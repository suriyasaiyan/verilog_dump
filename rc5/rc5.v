==> flow/design.v <==
module rc5_encryption (
    input clk,
    input rst,
    input [63:0] d_in,
    output reg [63:0] d_out 
);
    parameter WORD_SIZE  = 32;
    parameter NUM_ROUNDS = 12;
    reg [WORD_SIZE-1:0] key_rom[2*NUM_ROUNDS+1:0];
    function [WORD_SIZE-1:0] rol;
        input [WORD_SIZE-1:0] value;
        input integer shift;
        begin
            rol = (value << shift) | (value >> (WORD_SIZE-shift));
        end
    endfunction
    localparam IDLE    = 2'b00,
               INIT    = 2'b01,
               ENCRYPT = 2'b10,
               DONE    = 2'b11;
    initial begin
        key_rom[0]  = 32'h0;
        key_rom[1]  = 32'h0;
        key_rom[2]  = 32'h46F8E8C5;
        key_rom[3]  = 32'h460C6085;
        key_rom[4]  = 32'h70F83B8A;
        key_rom[5]  = 32'h284B8303;
        key_rom[6]  = 32'h513E1454;
        key_rom[7]  = 32'hF621ED22;
        key_rom[8]  = 32'h3125065D;
        key_rom[9]  = 32'h11A83A5D;
        key_rom[10] = 32'hD427686B;
        key_rom[11] = 32'h713AD82D;
        key_rom[12] = 32'h4B792F99;
        key_rom[13] = 32'h2799A4DD;
        key_rom[14] = 32'hA7901C49;
        key_rom[15] = 32'hDEDE871A;
        key_rom[16] = 32'h36C03196;
        key_rom[17] = 32'hA7EFC249;
        key_rom[18] = 32'h61A78BB8;
        key_rom[19] = 32'h3B0A1D2B;
        key_rom[20] = 32'h4DBFCA76;
        key_rom[21] = 32'hAE162167;
        key_rom[22] = 32'h30D76B0A;
        key_rom[23] = 32'h43192304;
        key_rom[24] = 32'hF6CC1431;
        key_rom[25] = 32'h65046380; 
    end
    reg [1:0] state;
    reg [31:0] A, B, tempA, tempB;
    reg [3:0] round_counter;
    always @(posedge clk) begin
        if (rst) begin
            state <= IDLE;
        end else begin
            case (state)
                IDLE: begin
                    if (!rst) begin
                        state = INIT;
                    end
                end
                INIT: begin
                    A = d_in[63:32];
                    B = d_in[31:0];
                    A = A + key_rom[0];
                    B = B + key_rom[1];
                    round_counter = 1;
                    state = ENCRYPT;
                end
                ENCRYPT: begin
                    if (round_counter < NUM_ROUNDS+1) begin
                          A = (rol((A^B), B[4:0])+ key_rom[2 * round_counter]);
                          B = (rol((B^A), A[4:0])+ key_rom[2 * round_counter + 1]);   
                        round_counter = round_counter + 1;
                        state = ENCRYPT;
                    end else begin
                        state = DONE;
                    end
                end
                DONE: begin
                    d_out = {A, B};
                    state = IDLE;
                end
                default: state = IDLE;
            endcase
        end
    end
endmodule
## Step by step through the tools: rc5_encryption

What the tools print for rc5_encryption, step after step.
Lines are those of the file above, counted from 1.
Operators: Yosys type, input widths -> output width; for muxes data width and select width s.
Library cell names are shortened.
Not given: --

| set-up | value |
|---|---|
| top module | rc5_encryption |
| clock | clk |
| cell library | sky130hd |
| corner | tt_025C_1v80 |

## Elaborated design

Source: Yosys, flattened and elaborated, memories not mapped. Widths are those after wreduce. Print and check cells do not count. Equal cells are merged and count once.
Memory sizes are those after Yosys's memory passes, which may raise the word count (mostly to a power of two), join words into wider ones and drop unused or constant bits.

| bit counts | value |
|---|---|
| bits in registers | 134 |
| memory bits (read-only) | 832 |
| memories | 1 |
| input bits | 66 |
| elaborated cells | 45 |

| cells by class | value |
|---|---|
| $add $sub $neg | 8 |
| magnitude comparators | 1 |
| equality and inequality tests | 4 |
| shift-type cells | 4 |
| muxes and demuxes | 10 |
| bitwise gates (word level) | 7 |
| reductions and logical operators | 5 |

Memory list:

| memory | depth | width | RTL line | text |
|---|---|---|---|---|
| key_rom | 26 | 32 | 9 | `reg [WORD_SIZE-1:0] key_rom[2*NUM_ROUNDS+1:0];` |

Operators with widths:

| cell | number |
|---|---|
| $add 32x32->32 | 4 |
| $pmux 32 s2 | 2 |
| $or 32x32->32 | 2 |
| $xor 32x32->32 | 2 |
| $shr 32x32->32 | 2 |
| $shl 32x5->32 | 2 |
| $mux 64 | 1 |
| $mux 32 | 2 |
| $sub 6x5->7 const A | 2 |
| $pmux 4 s2 | 1 |
| $pmux 2 s4 | 1 |
| $add 5x1->5 const B | 1 |
| $mux 5 | 1 |
| $eq 2x2->1 const B | 2 |
| $add 4x1->4 const B | 1 |
| $lt 4x4->1 const B | 1 |
| $mux 4 | 1 |
| $not 1->1 | 3 |
| $reduce_and 3->1 | 1 |
| $reduce_or 3->1 | 1 |
| $eq 2x1->1 const B | 1 |
| $ne 2x2->1 const B | 1 |
| $logic_not 2->1 | 1 |
| $reduce_and 2->1 | 1 |
| $reduce_or 2->1 | 1 |
| $mux 1 | 1 |

## Depth

Yosys ltp: most cells in a row. Word level: on the elaborated netlist, between registers, memories and ports. Mapped: between sequential cells and ports; inverters and the memories' decode and read muxes count.

| depth | value |
|---|---|
| depth after elaboration | 10 |
| ABC_AREA | 0 |
| mapped depth | 44 |
| mapped depth without buffers | 38 |

## After synthesis

Source: synth_stat.txt of the flow (Yosys; design flattened, memories mapped). It holds for the ABC_AREA given above (unset counts as 0); a run with the other value may have another netlist.

| mapped netlist | value |
|---|---|
| mapped cells | 2243 |
| cell area after synthesis | 18351.4 um^2 |
| flip-flop cells | 168 |
| buffer cells | 161 |

Cells by type:

| type | number | area in all (um^2) |
|---|---|---|
| edfxtp_1 | 132 | 3.96E+03 |
| a21oi_1 | 205 | 1.03E+03 |
| ha_1 | 82 | 1.03E+03 |
| nor2_1 | 270 | 1.01E+03 |
| o21ai_0 | 195 | 975.936 |
| nand2_1 | 227 | 852.067 |
| mux4_2 | 34 | 765.734 |
| dfxtp_1 | 36 | 720.691 |
| xnor2_1 | 80 | 700.672 |
| mux2_2 | 60 | 675.648 |
| mux2i_1 | 56 | 560.538 |
| xor2_1 | 56 | 490.47 |
| clkbuf_1 | 128 | 480.461 |
| a21o_1 | 53 | 397.882 |
| a211oi_1 | 43 | 322.81 |
| xnor3_1 | 13 | 292.781 |
| o211ai_1 | 31 | 232.723 |
| nor3_1 | 36 | 180.173 |

Other cell types: 85; their cells: 506.

## Worst setup path after synthesis

OpenSTA on the mapped netlist: ideal clock, no wires. The path of least setup slack (recovery checks aside). Input and output delay are each 20% of the period. Register names are those of the netlist, which keeps one name where synthesis merged equal registers.

| timing path after synthesis | value |
|---|---|
| kind | register to register |
| start | register B[0] |
| end | register B[24] |
| clock period | 10.7 ns |
| library setup time | 0.260 ns |
| arrival time | 8.881 ns |
| data required time | 10.440 ns |
| path slack | 1.559 ns |
| delay of the path | 9.141 ns |
| driving pins on the path | 45 |
| buffers on the path | 12 |
| period reached after synthesis | 9.141 ns |

"delay of the path" = arrival - input delay + setup time.
"driving pins on the path": output pins that drive a net of the path, with the launching flip-flop's if there is one; two outputs of one cell count as two.
"period reached after synthesis" is the clock period less the worst setup slack; recovery checks do not enter. This is arithmetic on one report: input and output delays are still those of the set period (20% each).
Between the ends stands the longest chain of elaborated cells between them, by number of cells; it is not shown to be the way that was timed. Of several equally long chains one is given.
A line is the first line of the expression or statement that the cell stems from. Yosys adds cells for indexed reads and writes and turns some case tables into memories.
A register here has more assigning lines than the two given.

| between the ends, after synthesis | value |
|---|---|
| cells stage by stage | edfxtp_1 buf_2 inv_1 clkbuf_1 clkbuf_1 clkbuf_1 ha_1 clkbuf_1 inv_2 clkbuf_1 nand2_1 o21a_1 mux2i_1 mux2i_1 nand2_1 o21ai_0 o21ai_0 ha_1 [9 not listed] a2bb2oi_1 a31oi_1 a31oi_1 a32o_1 ha_1 inv_1 fa_1 nor2b_1 o21ai_0 a21boi_0 o21ai_0 o21ai_0 a21oi_1 o21ai_0 a21oi_1 o21bai_1 xor2_1 mux2_2 |
| cells in the longest elaborated chain | 10 |

Ends and longest elaborated chain, after synthesis:

| what | RTL line | text |
|---|---|---|
| start, declared | 50 | `reg [31:0] A, B, tempA, tempB;` |
| start, assigned | 64 | `B = d_in[31:0];` |
| start, assigned | 66 | `B = B + key_rom[1];` |
| $sub 6x5->7 | 14 | `rol = (value << shift) \| (value >> (WORD_SIZE-shift));` |
| $shr 32x32->32 | 14 |  |
| $or 32x32->32 | 14 |  |
| $add 32x32->32 | 72 | `A = (rol((A^B), B[4:0])+ key_rom[2 * round_counter]);` |
| $sub 6x5->7 | 14 |  |
| $shr 32x32->32 | 14 |  |
| $or 32x32->32 | 14 |  |
| $add 32x32->32 | 73 | `B = (rol((B^A), A[4:0])+ key_rom[2 * round_counter + 1]);` |
| $mux 32 | 71 | `if (round_counter < NUM_ROUNDS+1) begin` |
| $pmux 32 s2 | 56 | `case (state)` |
| end, assigned | 64 |  |
| end, assigned | 66 |  |
| end, declared | 50 |  |

## Path in the finished layout

Path of least setup slack in the final report of run A (OpenROAD, finished layout, wires in). Where an end is a register, its clock arrival counts in the times.

| timing path after layout | value |
|---|---|
| kind | register to register |
| start | register A[21] |
| end | register B[13] |
| clock period | 6.74 ns |
| library setup time | 0.36 ns |
| arrival time | 8.86 ns |
| data required time | 6.86 ns |
| path slack | -2.00 ns |
| driving pins on the path | 38 |
| buffers on the path | 4 |

A register here has more assigning lines than the two given.

| between the ends, after layout | value |
|---|---|
| cells stage by stage | edfxtp_1 xor2_2 nor2_1 a21oi_2 mux2_4 nor2_4 a21oi_4 mux2i_2 nand2_1 o21ai_2 o21ai_4 ha_4 inv_2 fa_2 nand2b_4 a21o_4 a2111oi_4 buf_4 [2 not listed] o21bai_2 and2_1 buf_4 a22oi_1 o21a_1 nand4_1 a32o_2 ha_4 buf_4 a211oi_4 o21ai_2 o211a_1 o31a_1 or2_4 nor2_4 nor2_4 buf_4 o31ai_1 |

Ends and longest elaborated chain, after layout:

| what | RTL line | text |
|---|---|---|
| start, declared | 50 | `reg [31:0] A, B, tempA, tempB;` |
| start, assigned | 63 | `A = d_in[63:32];` |
| start, assigned | 65 | `A = A + key_rom[0];` |
| end, assigned | 64 | `B = d_in[31:0];` |
| end, assigned | 66 | `B = B + key_rom[1];` |
| end, declared | 50 |  |

Chain of elaborated cells between the ends: none given.

Appendix: measured runs

Measured results for rc5_encryption: 2 stored runs of the Yosys and OpenROAD flow on sky130hd. The settings differ; the order carries no meaning. The constraints put input and output delay at 20% of the set period each and load the outputs with 0.01 pF.
By "achieved clock period" is meant the clock period of the run minus its worst setup slack. This is arithmetic on one report: input and output delays are still those of the set period (20% each).
"critical setup path time" = time allowed to the worst setup path (clock period - input delay - output delay, where it has them) - its slack; a late launch clock adds to it, a late capture clock takes from it.
Settings: n/a = not set for that run.

| stored run | period_ns | CORE_UTILIZATION | SETUP_SLACK_MARGIN | PLACE_DENSITY | CTS_CLUSTER_DIAMETER | MIN_ROUTING_LAYER | CAP_MARGIN | CORE_MARGIN | SLEW_MARGIN | PLACE_DENSITY_LB_ADDON | CELL_PAD_IN_SITES_GLOBAL_PLACEMENT | critical setup path time (ns) | worst path kind | setup slack of the worst path (ns) | area of the die (um^2) | worst hold slack (ns) | standard-cell area after layout (um^2) | final design utilization (%) | mapped cell area after synthesis (um^2) | achieved clock period (ns) | summed negative setup slack (ns) |
|---|---|---|---|---|---|---|---|---|---|---|---|---|---|---|---|---|---|---|---|---|---|
| run A | 6.74 | 50 | -0.17 | 0.58 | 330 | met1 | 20 | 2 | 20 | n/a | n/a | 8.74 | register to register | -2.001 | 38251.5 | 0.432 | 28604.9 | 78.7 | 18351.4 | 8.741 | -35.046 |
| run B | 7.86 | 31 | 1.56 | n/a | n/a | n/a | 25 | 2 | 20 | 0.2 | 3 | 8.05 | register to register | -0.188 | 61159.8 | 0.444 | 29064.1 | 49.4 | 18351.4 | 8.048 | -1.202 |
